==> flow/design.v <==
`timescale 1ns / 1ps
module Checksum(hardreset,inputdata,clock,checksum,valid);
input hardreset;
input [31:0] inputdata;  
input clock;  
output [15:0] checksum;  
output reg valid;
reg [15:0] checksum;
parameter size=3;
parameter s0=3'b000;
parameter s1=3'b001;
parameter s2=3'b010;
parameter s3=3'b011;
parameter s4=3'b100;
parameter s5=3'b101;
parameter s6=3'b110;
parameter s7=3'b111;
reg [size-1:0]state;
reg [size-1:0]next_state;
reg [31:0] m0;
reg [31:0] m1;
reg [31:0] m2;
reg [31:0] m3;
reg [31:0] m4;
reg [31:0] m5;
always @ (posedge clock or posedge hardreset)
begin
if(hardreset)
begin
state=0;
end
else
begin
state=next_state;
end
end
always @ (posedge clock or posedge hardreset)
begin
if (hardreset)
begin
next_state=s0;
end
else
begin
case(state)
s0 : next_state=s1;
s1 : next_state=s2;
s2 : next_state=s3;
s3 : next_state=s4;
s4 : next_state=s5;
s5 : next_state=s6;
s6 : next_state=s7;
s7 : next_state=s0;
default : next_state=s0;
endcase
end
end
always @ (posedge clock or posedge hardreset)
begin
if (hardreset)
begin
m0<=0;
m1<=0;
m2<=0;
m3<=0;
m4<=0;
m5<=0;
end
else
begin
case(state)
s0 : m0<=inputdata;
s1 : m1<=inputdata;
s2 : m2<=inputdata;
s3 : m3<=inputdata;
s4 : m4<=inputdata;
s5 : m5<=inputdata;
s6 : begin
     end
s7 : begin
     end
default : begin
          end
endcase
end
end
always @ (posedge clock or posedge hardreset)
begin
if (hardreset)
begin
checksum=16'b0;
end
else
begin
case(state)
s0 : checksum=16'b0;
s1 : checksum=checksum+(~(m0[31:16]))+(~(m0[15:0]));
s2 : checksum=checksum+(~(m1[31:16]))+(~(m1[15:0]));
s3 : checksum=checksum+(~(m2[31:16]))+(~(m2[15:0]));
s4 : checksum=checksum+(~(m3[31:16]))+(~(m3[15:0]));
s5 : checksum=checksum+(~(m4[31:16]))+(~(m4[15:0]));
s6 : checksum=checksum+(~(m5[31:16]))+(~(m5[15:0]));
s7 : checksum=~checksum;
default : checksum=0;
endcase
end
end
always @ (posedge clock or posedge hardreset)
begin
if (hardreset)
begin
valid<=0;
end
else
begin
case(state)
s0 : valid<=0;
s1 : valid<=0;
s2 : valid<=0;
s3 : valid<=0;
s4 : valid<=0;
s5 : valid<=0;
s6 : valid<=0;
s7 : valid<=1;
default : valid<=0;
endcase
end
end
endmodule
## Tool chain data of Checksum

The steps from the RTL of Checksum to its reports follow in flow order.
Lines are those of the file above, counted from 1.
Cell names lack the library's common part.
The mark n/a stands for no value.

| set-up | value |
|---|---|
| top | Checksum |
| clock port | clock |
| library | sky130hd |
| library corner | tt_025C_1v80 |

## Word-level counts

Counts by Yosys on the flattened word-level netlist (proc, flatten, opt, wreduce; memories kept). Register bits leave out memories and registers merged into their read ports (data or address); mux counts leave out enables and synchronous resets folded into registers. Print and check cells are left out.
Memory sizes are those after Yosys's memory passes, which may raise the word count (mostly to a power of two), join words into wider ones and drop unused or constant bits.

| bit counts | value |
|---|---|
| register bits after elaboration | 211 |
| ROM bits | 32 |
| clocked read ports x word width | 4 |
| memory cells | 2 |
| input port bits | 34 |
| output and inout bits | 17 |
| cells after elaboration | 44 |

Memory list:

| name | depth | bits a word | read ports | wr ports | line | RTL |
|---|---|---|---|---|---|---|
| (no name shown) | 8 | 3 | 1 | 0 | 45 | `case(state)` |
| (no name shown) | 8 | 1 | 1 | 0 | 116 | `case(state)` |

| cells by class | value |
|---|---|
| $add $sub $neg | 12 |
| equality and inequality tests | 7 |
| muxes and demuxes | 1 |
| bitwise logic cells | 13 |
| reduce/logical cells | 1 |

Operators by type and width:

| cell | count |
|---|---|
| 16-bit NOT | 13 |
| 16-bit adder | 12 |
| 16-bit case mux with 8-bit select | 1 |
| 3-bit == test (second input constant) | 4 |
| 3-bit by 2-bit == test with 1-bit output (second input constant) | 2 |
| 3-bit by 1-bit == test with 1-bit output (second input constant) | 1 |
| 3-bit logical NOT | 1 |

## Depth

Yosys ltp: most cells in a row. Word level: on the elaborated netlist, between registers, memories and ports. Mapped: between sequential cells and ports; inverters and the memories' decode and read muxes count.

| depth | value |
|---|---|
| word-level depth | 4 |
| ABC_AREA | 0 |
| depth in mapped cells | 11 |
| mapped depth without buffers | 11 |

## Netlist

The flow's flattened synthesis, as Yosys stat reports it; memories are mapped. The netlist is that of the ABC_AREA named above (0 if unset); the other value can give another one.
The area totals of this step are shown rounded.

Cell types:

| cell type | count | area in all (um^2) |
|---|---|---|
| dfrtp_1 | 215 | 5380.16 |
| fa_1 | 96 | 1.92E+03 |
| ha_1 | 89 | 1.11E+03 |
| o21ai_0 | 193 | 965.926 |
| nand2_1 | 228 | 855.821 |
| inv_1 | 198 | 743.213 |
| mux2_2 | 34 | 382.867 |
| xnor2_1 | 42 | 367.853 |
| xor2_1 | 30 | 262.752 |
| a21oi_1 | 47 | 235.226 |
| nor2_1 | 55 | 206.448 |
| a21o_1 | 26 | 195.187 |
| a211oi_1 | 23 | 172.666 |
| clkbuf_1 | 41 | 153.898 |
| mux2i_1 | 12 | 120.115 |
| nand3_1 | 21 | 105.101 |
| nor3_1 | 20 | 100.096 |
| a221oi_1 | 9 | 78.826 |

Not listed: further types 53, cells in them 174.

| mapped netlist | value |
|---|---|
| standard cells after synthesis | 1553 |
| synthesis area | 15000 um^2 |
| sequential part of the area | 5400 um^2 |
| flip-flop cells | 215 |
| buffers | 55 |

## Timing after synthesis

Path of least setup slack by OpenSTA after synthesis, without wires, with an ideal clock, recovery checks aside; 20% of the period is set as input and as output delay. Where synthesis merged equal registers, the netlist keeps one of their names.

| path post-synthesis | value |
|---|---|
| kind | register -> register |
| from | reg checksum[1] |
| to | reg checksum[15] |
| period | 5280 ps |
| setup time | 139 ps |
| time at the first pin | 0 ps |
| arrival time | 3476 ps |
| required time | 5141 ps |
| slack | 1665 ps |
| delay of the path | 3615 ps |
| driving pins on the path | 11 |
| path buffers | 0 |
| synthesis period reached | 3615 ps |

"delay of the path" is the arrival time less input delay plus setup time.
"driving pins on the path": output pins that drive a net of the path, with the launching flip-flop's if there is one; two outputs of one cell count as two.
"synthesis period reached" is the clock period less the worst setup slack; recovery checks do not enter. This is arithmetic on one report: input and output delays are still those of the set period (20% each).
The rows between start and end are the longest chain of elaborated cells between them; the timing report does not say that the signal goes this way. Where chains are equally long, one stands for them.
A line is the first line of the expression or statement that the cell stems from. Yosys adds cells for indexed reads and writes and turns some case tables into memories.
A register here has more assigning lines than the two given.

| between the ends, post-synthesis | value |
|---|---|
| cell sequence | dfrtp_1 > fa_1 > ha_1 > fa_1 > a211oi_1 > o21ai_0 > a21oi_1 > o21ai_2 > a21oi_1 > mux2_2 > or4_1 |
| length of the longest elaborated chain | 3 |
| elaborated cells between the ends (all ways) | 13 |
| RTL lines with such cells | 7 |
| classes of those cells | add/sub (12); mux (1) |

Ends and longest elaborated chain, post-synthesis:

| what | line | RTL |
|---|---|---|
| from (decl) | 6 | `output [15:0] checksum;` |
| from (assign) | 97 | `s1 : checksum=checksum+(~(m0[31:16]))+(~(m0[15:0]));` |
| from (assign) | 98 | `s2 : checksum=checksum+(~(m1[31:16]))+(~(m1[15:0]));` |
| 16-bit adder x2 | 102 | `s6 : checksum=checksum+(~(m5[31:16]))+(~(m5[15:0]));` |
| 16-bit case mux with 8-bit select | 95 | `case(state)` |
| to (assign) | 97 |  |
| to (assign) | 98 |  |
| to (decl) | 6 |  |

## Worst path after layout

Path of least setup slack in the final report of flow run B (OpenROAD, finished layout, wires in). Where an end is a register, its clock arrival counts in the times.
The path's times are printed in steps of 10 ps; the period is the one set.

| path post-layout | value |
|---|---|
| kind | register -> register |
| from | reg checksum[9] |
| to | reg checksum[15] |
| period | 2270 ps |
| setup time | 130 ps |
| time at the first pin | 630 ps |
| arrival time | 3910 ps |
| required time | 2740 ps |
| slack | -1170 ps |
| driving pins on the path | 12 |
| path buffers | 2 |

The rows between start and end are the longest chain of elaborated cells between them; the timing report does not say that the signal goes this way. Where chains are equally long, one stands for them.
A register here has more assigning lines than the two given.

| between the ends, post-layout | value |
|---|---|
| cell sequence | dfrtp_2 > buf_4 > fa_1 > ha_1 > and3_1 > o21a_1 > o21ai_1 > buf_4 > a211oi_4 > mux2i_1 > a31oi_1 > or4_1 |
| length of the longest elaborated chain | 3 |
| elaborated cells between the ends (all ways) | 13 |
| RTL lines with such cells | 7 |
| classes of those cells | add/sub (12); mux (1) |

Ends and longest elaborated chain, post-layout:

| what | line | RTL |
|---|---|---|
| from (decl) | 6 | `output [15:0] checksum;` |
| from (assign) | 97 | `s1 : checksum=checksum+(~(m0[31:16]))+(~(m0[15:0]));` |
| from (assign) | 98 | `s2 : checksum=checksum+(~(m1[31:16]))+(~(m1[15:0]));` |
| 16-bit adder x2 | 102 | `s6 : checksum=checksum+(~(m5[31:16]))+(~(m5[15:0]));` |
| 16-bit case mux with 8-bit select | 95 | `case(state)` |
| to (assign) | 97 |  |
| to (assign) | 98 |  |
| to (decl) | 6 |  |

Subject: flow runs of Checksum

Hi,

Below are 2 stored runs of the flow (Yosys, OpenROAD; platform sky130hd) on Checksum, each with its settings and what was measured, unordered. Constraints: input delay and output delay 20% of the set period each, output load 0.01 pF.
"clock period achieved" means the clock period less the worst setup slack. The figure is calculated, with input and output delays left at 20% of the set period.
"total power of the final layout" is the tool's figure for a default switching activity; nothing was simulated.
Results are given in rounded form.

#### Flow run A

| setting | value |
|---|---|
| period_ns | `3.59` |
| CORE_UTILIZATION | `61` |
| SETUP_SLACK_MARGIN | `0.29` |
| PLACE_DENSITY | `0.38` |
| HOLD_SLACK_MARGIN | `-0.01` |
| CELL_PAD_IN_SITES_DETAIL_PLACEMENT | `2` |
| ABC_AREA | `0` |
| GPL_TIMING_DRIVEN | `1` |
| GPL_ROUTABILITY_DRIVEN | `1` |
| MAX_ROUTING_LAYER | `met5` |
| CAP_MARGIN | `20` |
| CORE_MARGIN | `2` |
| SLEW_MARGIN | `20` |

Not finished: placement ended with error DPL-0033.

#### Flow run B

| setting | value |
|---|---|
| period_ns | `2.27` |
| CORE_UTILIZATION | `28` |
| SETUP_SLACK_MARGIN | `-0.11` |
| PLACE_DENSITY_LB_ADDON | `0.05` |
| CORE_ASPECT_RATIO | `0.51` |
| CORE_MARGIN | `6` |
| CELL_PAD_IN_SITES_DETAIL_PLACEMENT | `0` |
| TNS_END_PERCENT | `35` |
| GPL_ROUTABILITY_DRIVEN | `1` |
| CTS_CLUSTER_DIAMETER | `25` |
| CAP_MARGIN | `10` |
| SLEW_MARGIN | `5` |
| MIN_ROUTING_LAYER | `met2` |

| result | value |
|---|---|
| die outline area | 58000 um^2 |
| worst slack on setup checks | -1200 ps |
| mapped cell area after synthesis | 15000 um^2 |
| total power of the final layout | 17 mW |
| clock period achieved | 3437 ps |
| utilization after layout | 42% |
| post-route setup TNS | -12000 ps |

Regards
